==> flow/design.v <==
module UART(
    input clock,
    input [7:0] data_in,
    input start,
    output tx_busy,
    output tx,
    output LED
);
    localparam FPGA_FREQ = 27;  
    localparam UART_FREQ = 115200;
    localparam TX_CLOCK_COUNT_MAX = FPGA_FREQ * 1000000 / UART_FREQ - 1;
    reg [31:0] clock_count;
    reg led_flag;
    assign LED = led_flag;
    wire tx_clock = (clock_count == 0);
    initial begin
        clock_count = 0;
    end
    always @(posedge clock) begin
        if (clock_count == TX_CLOCK_COUNT_MAX) begin
            clock_count <= 0;
            led_flag <= ~led_flag;
        end else begin
            clock_count <= clock_count + 1;
        end
    end
    localparam S_IDLE = 0;
    localparam S_START = 1;
    localparam S_SEND = 2;
    localparam S_P = 3;
    localparam S_END = 4;
    reg [4:0] state;
    reg [3:0] send_count;
    reg tx_reg;
    reg [7:0] data;
    reg [7:0] local_in;
    reg local_start;
    assign tx = tx_reg;
    always @(posedge clock) begin
        local_in <= data_in;
        local_start <= start;
    end
    assign tx_busy = (state != S_IDLE);
    initial begin
        state = S_IDLE;
        send_count = 0;
        tx_reg = 1'b1;
    end
    always @(posedge clock) begin
        case (state)
            S_IDLE:
                if (tx_clock) begin
                    if (local_start) begin
                        tx_reg <= 1'b1;
                        state <= S_START;
                    end else begin
                        tx_reg <= 1'b1;
                        state <= S_IDLE;
                    end
                end
            S_START:
                if (tx_clock) begin
                    tx_reg <= 1'b0;
                    data <= local_in;
                    send_count <= 0;
                    state <= S_SEND;
                end else begin
                    tx_reg <= 1'b0;
                    state <= S_START;
                end
            S_SEND:
                if (tx_clock) begin
                    tx_reg <= data[send_count];
                    if (send_count == 3'd7) begin
                        state <= S_P;
                    end else begin
                        send_count <= send_count + 1;
                        state <= S_SEND;
                    end
                end else begin
                    tx_reg <= data[send_count];
                    state <= S_SEND;
                end
            S_P:
                if (tx_clock) begin
                    tx_reg <= 1'b1;
                    state <= S_END;
                end else begin
                    tx_reg <= 1'b1;
                    state <= S_P;
                end
            S_END:
                if (tx_clock) begin
                    tx_reg <= 1'b1;
                    state <= S_IDLE;
                end else begin
                    tx_reg <= 1'b1;
                    state <= S_END;
                end
        endcase
    end
endmodule
**From RTL to reports: UART**

The steps from the RTL of UART to its reports follow in flow order.
Line numbers count from 1 in the design file above.
Not given: --

- Top module: UART
- Clock port: clock
- Library: sky130hd
- Library corner: tt_025C_1v80

**Elaborated design**

Counts by Yosys on the flattened word-level netlist (proc, flatten, opt, wreduce; memories kept). Register bits leave out memories and registers merged into their read ports (data or address). Print and check cells are left out. Cells with the same type and inputs are merged into one.

- Register bits after elaboration: 60
- Input port bits: 10
- Output and inout bits: 3
- Elaborated cells: 47

- Add/sub/neg operators: 2
- Equality and inequality tests: 10
- Shift operators: 1
- Mux-type cells: 14
- Bitwise gates (word level): 1
- Reductions and logical operators: 11

Operators by type and width:

| kind | count |
|---|---|
| 32-bit by 1-bit adder with 32-bit output (second input constant) | 1 |
| 32-bit by 8-bit == test with 1-bit output (second input constant) | 1 |
| 32-bit zero test | 1 |
| 5-bit case mux with 5-bit select | 1 |
| 4-bit two-way mux | 3 |
| 5-bit by 2-bit == test with 1-bit output (second input constant) | 2 |
| 5-bit nonzero test | 2 |
| 2-bit != test (second input constant) | 4 |
| 8-bit by 4-bit variable part select with 1-bit output | 1 |
| 4-bit case mux with 2-bit select | 1 |
| 2-bit AND reduction | 3 |
| 3-bit two-way mux | 2 |
| 5-bit by 1-bit == test with 1-bit output (second input constant) | 1 |
| 5-bit by 3-bit == test with 1-bit output (second input constant) | 1 |
| 5-bit zero test | 1 |
| 5-bit two-way mux | 1 |
| 4-bit by 1-bit adder with 4-bit output (second input constant) | 1 |
| 4-bit by 3-bit == test with 1-bit output (second input constant) | 1 |
| 4-bit AND reduction | 1 |
| 4-bit nonzero test | 1 |
| 1-bit case mux with 4-bit select | 1 |
| 1-bit two-way mux | 4 |
| 2-bit nonzero test | 1 |
| 2-bit OR reduction | 1 |
| 2-bit two-way mux | 1 |
| 1-bit inverter | 1 |

**Logic depth**

Yosys ltp: most cells in a row. Word level: on the elaborated netlist, between registers, memories and ports. Mapped: between sequential cells and ports; inverters and the memories' decode and read muxes count.

- Depth in word-level cells: 4
- ABC_AREA: 1
- Gate-level depth with buffers: 9
- Gate-level depth less buffers: 9

**Mapped cells and area**

Source: synth_stat.txt of the flow (Yosys; design flattened, memories mapped). It holds for the ABC_AREA given above (unset counts as 0); a run with the other value may have another netlist.
Totals and module areas in this step are rounded.

- Cell count: 375
- Synthesis area: 2,780 µm²
- Sequential area: 1,330 µm²
- Flip-flops: 58
- Buffers: 0

Cells by type:

| type | count | area in all (µm²) |
|---|---|---|
| sky130_fd_sc_hd__dfxtp_1 | 41 | 820.787 |
| sky130_fd_sc_hd__edfxtp_1 | 17 | 510.49 |
| sky130_fd_sc_hd__nand2_1 | 115 | 431.664 |
| sky130_fd_sc_hd__nor2_1 | 68 | 255.245 |
| sky130_fd_sc_hd__inv_1 | 45 | 168.912 |
| sky130_fd_sc_hd__xor2_1 | 15 | 131.376 |
| sky130_fd_sc_hd__nand3_1 | 24 | 120.115 |
| sky130_fd_sc_hd__nor3_1 | 16 | 80.077 |
| sky130_fd_sc_hd__ha_1 | 4 | 50.048 |
| sky130_fd_sc_hd__nor2_2 | 8 | 50.048 |
| sky130_fd_sc_hd__nand3b_1 | 5 | 37.536 |
| sky130_fd_sc_hd__o21ai_0 | 6 | 30.029 |
| sky130_fd_sc_hd__nand3_2 | 2 | 20.019 |
| sky130_fd_sc_hd__nor3_2 | 2 | 20.019 |
| sky130_fd_sc_hd__nor3_4 | 1 | 16.266 |
| sky130_fd_sc_hd__nor2_4 | 1 | 11.261 |
| sky130_fd_sc_hd__xnor2_1 | 1 | 8.758 |
| sky130_fd_sc_hd__a31oi_1 | 1 | 6.256 |

Not listed: further types 3, cells in them 3.

**Worst setup path after synthesis**

Path of least setup slack by OpenSTA after synthesis, without wires, with an ideal clock, recovery checks aside; 20% of the period is set as input and as output delay. Where synthesis merged equal registers, the netlist keeps one of their names.

- Kind: register to register
- Start: reg clock_count[0]
- End: reg send_count[0]
- Period: 4.72 ns
- Library setup time: 0.361 ns
- Launch time at the first pin: 0.000 ns
- Data arrival time: 1.362 ns
- Required time: 4.359 ns
- Path slack: 2.997 ns
- Path delay: 1.723 ns
- Stages on the path: 9
- Buffers on the path: 0
- Synthesis period reached: 1.723 ns

"path delay" = arrival - input delay + setup time.
"stages on the path" counts driving pins, that of a launching flip-flop among them; a cell with two outputs on the path counts twice.
"synthesis period reached" is the clock period less the worst setup slack; recovery checks do not enter. This is arithmetic on one report: input and output delays are still those of the set period (20% each).
Between the ends stands the longest chain of elaborated cells between them, by number of cells; it is not shown to be the way that was timed. Of several equally long chains one is given.
Each line given opens the expression or statement behind the cell; cells for indexed reads and writes are added by Yosys, which also makes memories of some case tables.
Only ways into the end's enable, where the timed path ends, are counted here.

- Cells stage by stage: sky130_fd_sc_hd__dfxtp_1 -> sky130_fd_sc_hd__inv_1 -> sky130_fd_sc_hd__ha_1 -> sky130_fd_sc_hd__nand2_1 -> sky130_fd_sc_hd__nor2_1 -> sky130_fd_sc_hd__nand2_1 -> sky130_fd_sc_hd__nor2_2 -> sky130_fd_sc_hd__nand2_1 -> sky130_fd_sc_hd__o21ai_0
- Length of the longest elaborated chain: 3
- Elaborated cells between the ends (all ways): 4
- RTL lines with such cells: 1
- Classes of those cells: 2 x eq/ne; 2 x reduce/logical

Ends and longest elaborated chain, post-synthesis:

| element | line | text |
|---|---|---|
| from (decl) | 12 | `reg [31:0] clock_count;` |
| from (assign) | 21 | `clock_count <= 0;` |
| from (assign) | 24 | `clock_count <= clock_count + 1;` |
| 32-bit zero test | 15 | `wire tx_clock = (clock_count == 0);` |
| 2-bit != test | -- |  |
| 4-bit AND reduction | -- |  |
| to (assign) | 65 | `send_count <= 0;` |
| to (assign) | 77 | `send_count <= send_count + 1;` |
| to (decl) | 33 | `reg [3:0] send_count;` |

**Path in the finished layout**

Path of least setup slack in the final report of run A (OpenROAD, finished layout, wires in). Where an end is a register, its clock arrival counts in the times.

- Kind: register to output
- Start: reg state[2]
- End: out tx_busy
- Period: 2.72 ns
- External output delay: 0.54 ns
- Launch time at the first pin: 0.32 ns
- Data arrival time: 1.42 ns
- Required time: 2.18 ns
- Path slack: 0.76 ns
- Stages on the path: 4
- Buffers on the path: 1

Between the ends stands the longest chain of elaborated cells between them, by number of cells; it is not shown to be the way that was timed. Of several equally long chains one is given.
At most two assigning lines are given for a register; there are more.

- Cells stage by stage: sky130_fd_sc_hd__edfxtp_1 -> sky130_fd_sc_hd__inv_1 -> sky130_fd_sc_hd__nand3_1 -> sky130_fd_sc_hd__clkdlybuf4s50_1
- Length of the longest elaborated chain: 1
- Elaborated cells between the ends (all ways): 1
- RTL lines with such cells: 1
- Classes of those cells: 1 x reduce/logical

Ends and longest elaborated chain, after layout:

| element | line | text |
|---|---|---|
| from (decl) | 32 | `reg [4:0] state;` |
| from (assign) | 55 | `state <= S_START;` |
| from (assign) | 58 | `state <= S_IDLE;` |
| 5-bit nonzero test | 43 | `assign tx_busy = (state != S_IDLE);` |
| to (decl) | 5 | `output tx_busy,` |

==> runs of UART <==
Settings and measured results of 2 stored flow runs for module UART (sky130hd), not sorted in any way. The constraints put input and output delay at 20% of the set period each and load the outputs with 0.01 pF.
By "period achieved" is meant the clock period of the run minus its worst setup slack. This is arithmetic on one report: input and output delays are still those of the set period (20% each).
"worst path time" = time allowed to the worst setup path (clock period - input delay - output delay, where it has them) - its slack; a late launch clock adds to it, a late capture clock takes from it.
"power consumption" rests on the timing tool's default activity at the inputs, not on a simulated workload.
The results are shown rounded.

### Run A

Settings: `period_ns=2.72`, `CORE_UTILIZATION=46`, `SETUP_SLACK_MARGIN=0.57`, `PLACE_DENSITY_LB_ADDON=0.01`, `CORE_ASPECT_RATIO=1.95`, `CORE_MARGIN=6`, `CELL_PAD_IN_SITES_GLOBAL_PLACEMENT=1`, `TNS_END_PERCENT=60`, `ABC_AREA=1`, `CTS_CLUSTER_SIZE=67`, `SLEW_MARGIN=10`, `CAP_MARGIN=20`

- Total die area: 8,170 µm²
- Setup total negative slack: 0.000 ns
- Worst path time: 1.42 ns
- Critical path type: register to output
- Standard-cell area after routing: 3,340 µm²
- Post-layout utilization: 57.0 %
- Final worst hold slack: 0.402 ns
- Period achieved: 1.963 ns
- Power consumption: 2.22 mW
- Post-synthesis cell area: 2,780 µm²
- Setup slack of the worst path: 0.757 ns

### Run B

Settings: `period_ns=4.4`, `CORE_UTILIZATION=68`, `SETUP_SLACK_MARGIN=0.5`, `PLACE_DENSITY_LB_ADDON=0.12`, `CORE_MARGIN=2`, `CELL_PAD_IN_SITES_DETAIL_PLACEMENT=2`, `TNS_END_PERCENT=85`, `CTS_CLUSTER_SIZE=78`, `CAP_MARGIN=20`, `SLEW_MARGIN=20`

No results, placement failed with DPL-0033.
